==> flow/design.v <==
`default_nettype none
module wb_regs
    #
    (
        parameter int G_WORD_WIDTH = 8
    )
    (
        input logic i_clk,
        input logic i_rst,
        input logic i_we,
        input logic i_stb,
        input logic i_addr,
        input logic [G_WORD_WIDTH - 1 : 0] i_data,
        output logic [G_WORD_WIDTH - 1 : 0] o_data,
        output logic o_ack,
        input logic [G_WORD_WIDTH - 1 : 0] i_uart_rd_data,
        output logic o_tx_en,
        output logic [G_WORD_WIDTH - 1 : 0] o_tx_reg,
        output logic o_data_valid
    );
    logic [G_WORD_WIDTH -1 : 0] w_tx_reg;
    logic f_is_data_to_tx;
    assign f_is_data_to_tx = (i_we && i_stb && i_addr == 0) ? 1'b1 : 1'b0;
    always_ff @(posedge i_clk) begin : manage_inf_regs
        if(i_rst) begin
            w_tx_reg <= 0;
            o_ack <= 1'b0;
            o_tx_en <= 1'b0;
            o_data_valid <= 1'b0;
        end else begin
            o_ack <= i_stb;
            o_tx_en <= 1'b0;
            o_data_valid <= 1'b0;
            if (i_we && i_stb && i_addr == 0) begin
                w_tx_reg <= i_data;
                o_tx_en <= 1'b1;
            end else if (!i_we && i_stb && i_addr == 1)
                o_data <= i_uart_rd_data;
                o_data_valid <= 1'b1;
        end
    end
    assign o_tx_reg = w_tx_reg;
endmodule : wb_regs
### Reports on wb_regs

Tool output for the design above, in the order of the flow.
Line numbers count from 1 in the design file above.
Operators carry their Yosys type and port widths (W data, S select, Z words).
The mark -- stands for no value.

* design top: wb_regs
* clock input: i_clk
* standard-cell library: sky130hd
* timing corner: tt_025C_1v80

### Elaborated design

Source: Yosys, flattened and elaborated, memories not mapped. Widths are those after wreduce. Registers that Yosys merges into a memory's read port (data or address) are not register bits. Print and check cells do not count. Equal cells are merged and count once.

* flip-flop bits (word level): 19
* bits of input ports: 21
* output and inout bits: 19
* cells after elaboration: 16

* muxes and demuxes: 2
* bitwise operators: 3
* reduce/logical cells: 6

Operators with widths (count)
* $logic_and A1 B1 Y1: 4
* $not A1 Y1: 3
* $reduce_and A3 Y1: 1
* $mux W1: 2
* $logic_not A1 Y1: 1

### Depth

Yosys ltp: most cells in a row. Word level: on the elaborated netlist, between registers, memories and ports. Mapped: between sequential cells and ports; inverters and the memories' decode and read muxes count.

* word-level depth: 4
* ABC_AREA: 0
* gate-level depth with buffers: 3
* depth with buffers taken out: 2

### After synthesis

Source: synth_stat.txt of the flow (Yosys; design flattened, memories mapped). It holds for the ABC_AREA given above (unset counts as 0); a run with the other value may have another netlist.

Cell types
* sky130_fd_sc_hd__edfxtp_1: count 8, area in all 240.23 um2
* sky130_fd_sc_hd__dfxtp_1: count 11, area in all 220.211 um2
* sky130_fd_sc_hd__nand2b_1: count 16, area in all 100.096 um2
* sky130_fd_sc_hd__mux2i_1: count 8, area in all 80.077 um2
* sky130_fd_sc_hd__and3b_2: count 2, area in all 20.019 um2
* sky130_fd_sc_hd__buf_6: count 1, area in all 11.261 um2
* sky130_fd_sc_hd__and3b_1: count 1, area in all 8.758 um2
* sky130_fd_sc_hd__buf_4: count 1, area in all 7.507 um2
* sky130_fd_sc_hd__nor2b_1: count 1, area in all 6.256 um2
* sky130_fd_sc_hd__inv_1: count 1, area in all 3.754 um2

* cells in the netlist: 50
* synthesis area: 698.2 um2
* mapped flip-flops: 19

### Path before layout

Source: OpenSTA report_checks on the synthesized netlist (no wires, ideal clock, input and output delay 20% of the period each), path of least setup slack; recovery checks are left aside. Register names are those of the netlist, which keeps one name where synthesis merged equal registers.

* path kind: input port to flip-flop
* start point: input i_stb
* end point: register o_data[0]
* period: 1000 ps
* external input delay: 200 ps
* arrival time: 616 ps
* slack: 74 ps
* delay of the path: 726 ps
* stages on the path: 2
* path buffers: 0
* synthesis period reached: 926 ps

"delay of the path" is the arrival time less input delay plus setup time.
"stages on the path" counts driving pins, that of a launching flip-flop among them; a cell with two outputs on the path counts twice.
"synthesis period reached" = period - worst setup slack (recovery checks aside). The figure is calculated, with input and output delays left at 20% of the set period.
Between the ends stands the longest chain of elaborated cells between them, by number of cells; it is not shown to be the way that was timed. Of several equally long chains one is given.
Each line given opens the expression or statement behind the cell; cells for indexed reads and writes are added by Yosys, which also makes memories of some case tables.

* path through: sky130_fd_sc_hd__nor2b_1 -> sky130_fd_sc_hd__and3b_2
* length of the longest elaborated chain: 4
* elaborated cells between the ends (all ways): 6

RTL lines, path after synthesis
* start, declared: RTL line 11 `input logic i_stb,`
* $logic_and A1 B1 Y1 (2 in a row): RTL line 34 `if (i_we && i_stb && i_addr == 0) begin`
* $not A1 Y1
* $reduce_and A3 Y1
* end, assigned: RTL line 38 `o_data <= i_uart_rd_data;`
* end, declared: RTL line 14 `output logic [G_WORD_WIDTH - 1 : 0] o_data,`

### Path in the finished layout

Path of least setup slack in the final report of run 2 (OpenROAD, finished layout, wires in). Where an end is a register, its clock arrival counts in the times.
The report prints the path's times to 10 ps; the period is as set.

* path kind: flip-flop to output port
* start point: register o_data[7]
* end point: output o_data[7]
* period: 1160 ps
* arrival time: 900 ps
* slack: 30 ps
* stages on the path: 2
* path buffers: 1

* path through: sky130_fd_sc_hd__edfxtp_1 -> sky130_fd_sc_hd__clkdlybuf4s15_1
* length of the longest elaborated chain: 0
* elaborated cells between the ends (all ways): 0
* RTL lines with such cells: 0

RTL lines, path after layout
* start, declared: RTL line 14 `output logic [G_WORD_WIDTH - 1 : 0] o_data,`
* start, assigned: RTL line 38 `o_data <= i_uart_rd_data;`
* end, declared: RTL line 14

# Flow runs of wb_regs

Below are 2 stored runs of the flow (Yosys, OpenROAD; platform sky130hd) on wb_regs, each with its settings and what was measured, unordered. Constraints: input delay and output delay 20% of the set period each, output load 0.01 pF.
"achieved clock period" is the run's clock period less its worst setup slack. It is reckoned from that one timing run; input and output delays stay at 20% of the period that was set.
"worst path time" = time allowed to the worst setup path (clock period - input delay - output delay, where it has them) - its slack; a late launch clock adds to it, a late capture clock takes from it.
"overall power": no workload was simulated; the value follows from the tool's default switching activity.
"worst path time" is given in steps of 10 ps.

### Run 1

Settings: `period_ns=0.572`, `CORE_UTILIZATION=54`, `PLACE_DENSITY_LB_ADDON=0.06`, `CORE_ASPECT_RATIO=0.82`, `ABC_AREA=0`, `CTS_CLUSTER_SIZE=23`, `CTS_CLUSTER_DIAMETER=77`, `MAX_ROUTING_LAYER=met4`, `CAP_MARGIN=20`, `CORE_MARGIN=2`, `SLEW_MARGIN=20`

Incomplete, placement halted on DPL-0033.

### Run 2

Settings: `period_ns=1.16`, `CORE_UTILIZATION=29`, `SETUP_SLACK_MARGIN=-0.03`, `PLACE_DENSITY=0.72`, `CELL_PAD_IN_SITES_DETAIL_PLACEMENT=2`, `TNS_END_PERCENT=50`, `CTS_CLUSTER_SIZE=70`, `CAP_MARGIN=5`, `SLEW_MARGIN=20`, `CORE_MARGIN=2`

- Area of the synthesized netlist: 698.2 um2
- Area of the die: 2815.9 um2
- Standard-cell area after layout: 1151.1 um2
- Post-layout utilization: 51.1 %
- Worst setup slack after layout: 29 ps
- Setup TNS: 0 ps
- Worst-case hold slack: 437 ps
- Overall power: 1.226 mW
- Achieved clock period: 1131 ps
- Worst path time: 900 ps
- Worst setup path type: flip-flop to output port
